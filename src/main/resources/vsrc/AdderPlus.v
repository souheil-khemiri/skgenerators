==> flow/design.v <==
module AdderPlus
#(
    parameter WIDTH = 32,
    parameter PLUS = 1
)
(
    input clk,
    input rst,
    input [WIDTH-1:0] a,
    input [WIDTH-1:0] b,
    input start,
    output reg valid,
    output reg [WIDTH-1:0] sum,
    output reg ready
);
reg [WIDTH-1:0] a_reg, b_reg;
reg data_ready_reg;
reg start_reg;
always @(posedge clk) begin
    start_reg <= start;
    if(rst) begin
        data_ready_reg <=1'b0;
        valid <= 1'b0;
        ready <=1'b1;
    end else begin
        valid <= 1'b0;
        if (start && ready) begin
            a_reg <= a;
            b_reg <= b;
            valid <= 1'b0;
            data_ready_reg <= 1'b1;
            ready <=1'b0;
        end
        else if(data_ready_reg)begin 
            sum <= a_reg + b_reg + PLUS;
            valid <= 1'b1;
            ready <= 1'b1;
            data_ready_reg <= 1'b0;
        end
    end
end
endmodule
# ---- Step by step through the tools: AdderPlus
# Tool output for the design above, in the order of the flow.
# Line numbers count from 1 in the design file above.
# Operators carry their Yosys type and port widths (W data, S select, Z words).
# Library cell names are shortened.
# The mark n/a stands for no value.
dict set report inputs {
  top {AdderPlus}
  clock_port {clk}
  library {sky130hd}
  corner {tt_025C_1v80}
}

# ---- Elaborated design
# Source: Yosys, flattened and elaborated, memories not mapped. Widths are those after wreduce. Registers that Yosys merges into a memory's read port (data or address) are not register bits. Print and check cells do not count. Equal cells are merged and count once.
dict set report word_totals {
  mem_bits_ro 0
  mem_count 0
  inputBits 67
  ramBits 0
  reg_bits 99
  latch_bits 0
  clocked_rd_ports_x_width 0
}
dict set report classes {
  n_shift 0
  div_mod_pow 0
  n_addsub 2
  reduce_and_logical 5
  eq_ne 0
  muxes 4
  logic 2
  compare 0
  n_mul 0
}
# cell count
set ops {}
lappend ops {{$add A32 B1 Y32 const B} 1}
lappend ops {{$add A32 B32 Y32} 1}
lappend ops {{$mux W1} 4}
lappend ops {{$reduce_and A3 Y1} 1}
lappend ops {{$not A1 Y1} 2}
lappend ops {{$reduce_and A2 Y1} 1}
lappend ops {{$reduce_bool A2 Y1} 1}
lappend ops {{$reduce_or A2 Y1} 1}
lappend ops {{$logic_and A1 B1 Y1} 1}

# ---- Logic depth
# Depth = most cells in a row (Yosys ltp): at word level without a register or memory, in the mapped netlist without a sequential cell, where the memories' decode and read muxes count.
dict set report depth {
  ltp_word 3
  abc_area 0
  mapped_depth 11
}

# ---- After synthesis
# Yosys stat after the flow's synthesis: flattened, memories mapped to cells. It holds for the ABC_AREA given above (unset counts as 0); a run with the other value may have another netlist.
# The area totals of this step are shown rounded.
dict set report mapped {
  ff_cells 99
  mapped_cells 360
  yosys_area_um2 4780
}
# cell_type count type_area_um2
set by_type {}
lappend by_type {edfxtp_1 96 2.88E+03}
lappend by_type {ha_1 31 387.872}
lappend by_type {a21o_1 21 157.651}
lappend by_type {xnor2_1 15 131.376}
lappend by_type {a21oi_1 25 125.12}
lappend by_type {nand2_1 31 116.362}
lappend by_type {xor2_1 11 96.342}
lappend by_type {nor2_1 21 78.826}
lappend by_type {o21ai_0 15 75.072}
lappend by_type {dfxtp_1 3 60.058}
lappend by_type {nand3_1 7 35.034}
lappend by_type {nor2b_1 5 31.28}
lappend by_type {inv_1 8 30.029}
lappend by_type {o31ai_1 4 30.029}
lappend by_type {a221oi_4 1 26.275}
lappend by_type {and3b_1 3 26.275}
lappend by_type {clkbuf_1 7 26.275}
lappend by_type {a31oi_1 4 25.024}
# Not listed: further types 34, cells in them 52.

# ---- Timing after synthesis
# Source: OpenSTA report_checks on the synthesized netlist (no wires, ideal clock, input and output delay 20% of the period each), path of least setup slack; recovery checks are left aside. Register names are those of the netlist, which keeps one name where synthesis merged equal registers.
dict set report synth_timing {
  path_kind {in2reg}
  start {in start}
  end {reg a_reg[0]}
  driving_pins 2
  launch_ns 0.930
  path_delay_ns 3.260
  arrival_time_ns 3.704
  slack_ns 0.459
  path_buffers 0
  period_ns 4.65
  period_less_setup_slack_ns 4.191
}
# "path_delay_ns" is the arrival time less input delay plus setup time.
# "driving_pins": output pins that drive a net of the path, with the launching flip-flop's if there is one; two outputs of one cell count as two.
# "period_less_setup_slack_ns" = period - worst setup slack (recovery checks aside). The figure is calculated, with input and output delays left at 20% of the set period.
# Between the ends stands the longest chain of elaborated cells between them, by number of cells; it is not shown to be the way that was timed. Of several equally long chains one is given.
# A line is the first line of the expression or statement that the cell stems from. Yosys adds cells for indexed reads and writes and turns some case tables into memories.
dict set report synth_via {
  cell_sequence {nand2_1 > nor2_1}
  elab_chain_cells 2
}
# item line
set synth_rtl {}
lappend synth_rtl {{from (decl)} 11} ;# input start,
lappend synth_rtl {{$logic_and A1 B1 Y1} 27} ;# if (start && ready) begin
lappend synth_rtl {{$reduce_and A2 Y1} n/a}
lappend synth_rtl {{to (assign)} 28} ;# a_reg <= a;
lappend synth_rtl {{to (decl)} 16} ;# reg [WIDTH-1:0] a_reg, b_reg;

# ---- Timing after layout
# From the final timing report of entry B: the path of least setup slack in the routed layout; clock arrival at registers is part of the times.
dict set report layout_timing {
  path_kind {reg2reg}
  start {reg a_reg[0]}
  end {reg sum[30]}
  path_buffers 0
  launch_ns 0.34
  arrival_time_ns 3.17
  driving_pins 12
  period_ns 7.36
  slack_ns 4.28
}
# Between the ends stands the longest chain of elaborated cells between them, by number of cells; it is not shown to be the way that was timed. Of several equally long chains one is given.
dict set report layout_via {
  cell_sequence {edfxtp_1 > inv_1 > ha_1 > inv_1 > fa_1 > a21o_1 > a221oi_4 > a21boi_2 > o31a_2 > a31oi_4 > o21ai_0 > a211o_1}
  elab_chain_cells 2
}
# item line
set layout_rtl {}
lappend layout_rtl {{from (decl)} 16} ;# reg [WIDTH-1:0] a_reg, b_reg;
lappend layout_rtl {{from (assign)} 28} ;# a_reg <= a;
lappend layout_rtl {{$add A32 B32 Y32} 35} ;# sum <= a_reg + b_reg + PLUS;
lappend layout_rtl {{$add A32 B1 Y32} 35}
lappend layout_rtl {{to (assign)} 35}
lappend layout_rtl {{to (decl)} 13} ;# output reg [WIDTH-1:0] sum,

==> runs of AdderPlus <==
Stored flow runs of AdderPlus (2 of them; Yosys, OpenROAD, sky130hd). They differ in their settings and are not a sequence. Constraints: input delay and output delay 20% of the set period each, output load 0.01 pF.
"worstPathTime_ns" = time allowed to the worst setup path (clock period - input delay - output delay, where it has them) - its slack; a late launch clock adds to it, a late capture clock takes from it.
The results are shown rounded.

# entry A
==> flow/run.sh <==
#!/bin/bash
# the make line also repeats the synthesis and layout settings of config.mk as NAME=value (left out here)
make -C /OpenROAD-flow-scripts/flow DESIGN_CONFIG=/design/flow/config.mk WORK_HOME=/design/flow/orfs CLKGATE_MAP_FILE= finish
==> flow/config.mk <==
export PLATFORM = sky130hd
export DESIGN_NAME = AdderPlus
export DESIGN_NICKNAME = AdderPlus
export VERILOG_FILES = /design/flow/design.v
export SDC_FILE = /design/flow/constraint.sdc
export NUM_CORES = 4
export LEC_CHECK = 0
export ABC_AREA = 0
export CAP_MARGIN = 20
export CELL_PAD_IN_SITES_GLOBAL_PLACEMENT = 3
export CORE_MARGIN = 2
export CORE_UTILIZATION = 68
export GPL_ROUTABILITY_DRIVEN = 0
export MAX_ROUTING_LAYER = met4
export MIN_ROUTING_LAYER = met1
export SLEW_MARGIN = 20
export TNS_END_PERCENT = 35
==> flow/constraint.sdc <==
create_clock -name core_clock -period 3.73 [get_ports {clk}]
set_input_delay 0.7460 -clock core_clock [delete_from_list [all_inputs] [get_ports {clk}]]
set_output_delay 0.7460 -clock core_clock [all_outputs]
set_load 0.01 [all_outputs]

==> entry A: results <==
outcome="no final report: placement broke off with GPL-0301"

# entry B
==> flow/run.sh <==
#!/bin/bash
# the make line also repeats the synthesis and layout settings of config.mk as NAME=value (left out here)
make -C /OpenROAD-flow-scripts/flow DESIGN_CONFIG=/design/flow/config.mk WORK_HOME=/design/flow/orfs CLKGATE_MAP_FILE= finish
==> flow/config.mk <==
export PLATFORM = sky130hd
export DESIGN_NAME = AdderPlus
export DESIGN_NICKNAME = AdderPlus
export VERILOG_FILES = /design/flow/design.v
export SDC_FILE = /design/flow/constraint.sdc
export NUM_CORES = 4
export LEC_CHECK = 0
export CAP_MARGIN = 20
export CORE_ASPECT_RATIO = 0.91
export CORE_MARGIN = 3
export CORE_UTILIZATION = 31
export GPL_TIMING_DRIVEN = 1
export HOLD_SLACK_MARGIN = 0.13
export MAX_ROUTING_LAYER = met5
export PLACE_DENSITY = 0.61
export SETUP_SLACK_MARGIN = -0.55
export SLEW_MARGIN = 20
==> flow/constraint.sdc <==
create_clock -name core_clock -period 7.36 [get_ports {clk}]
set_input_delay 1.4720 -clock core_clock [delete_from_list [all_inputs] [get_ports {clk}]]
set_output_delay 1.4720 -clock core_clock [all_outputs]
set_load 0.01 [all_outputs]

==> entry B: results <==
post_synth_area_um2=4780
final_die_area_um2=16900
finish.stdcell_area_um2=6280
worstPathTime_ns=3.08
critical_path_kind="reg2reg"
timing.setup.tns_ns=0.000
setup_ws_ns=4.28
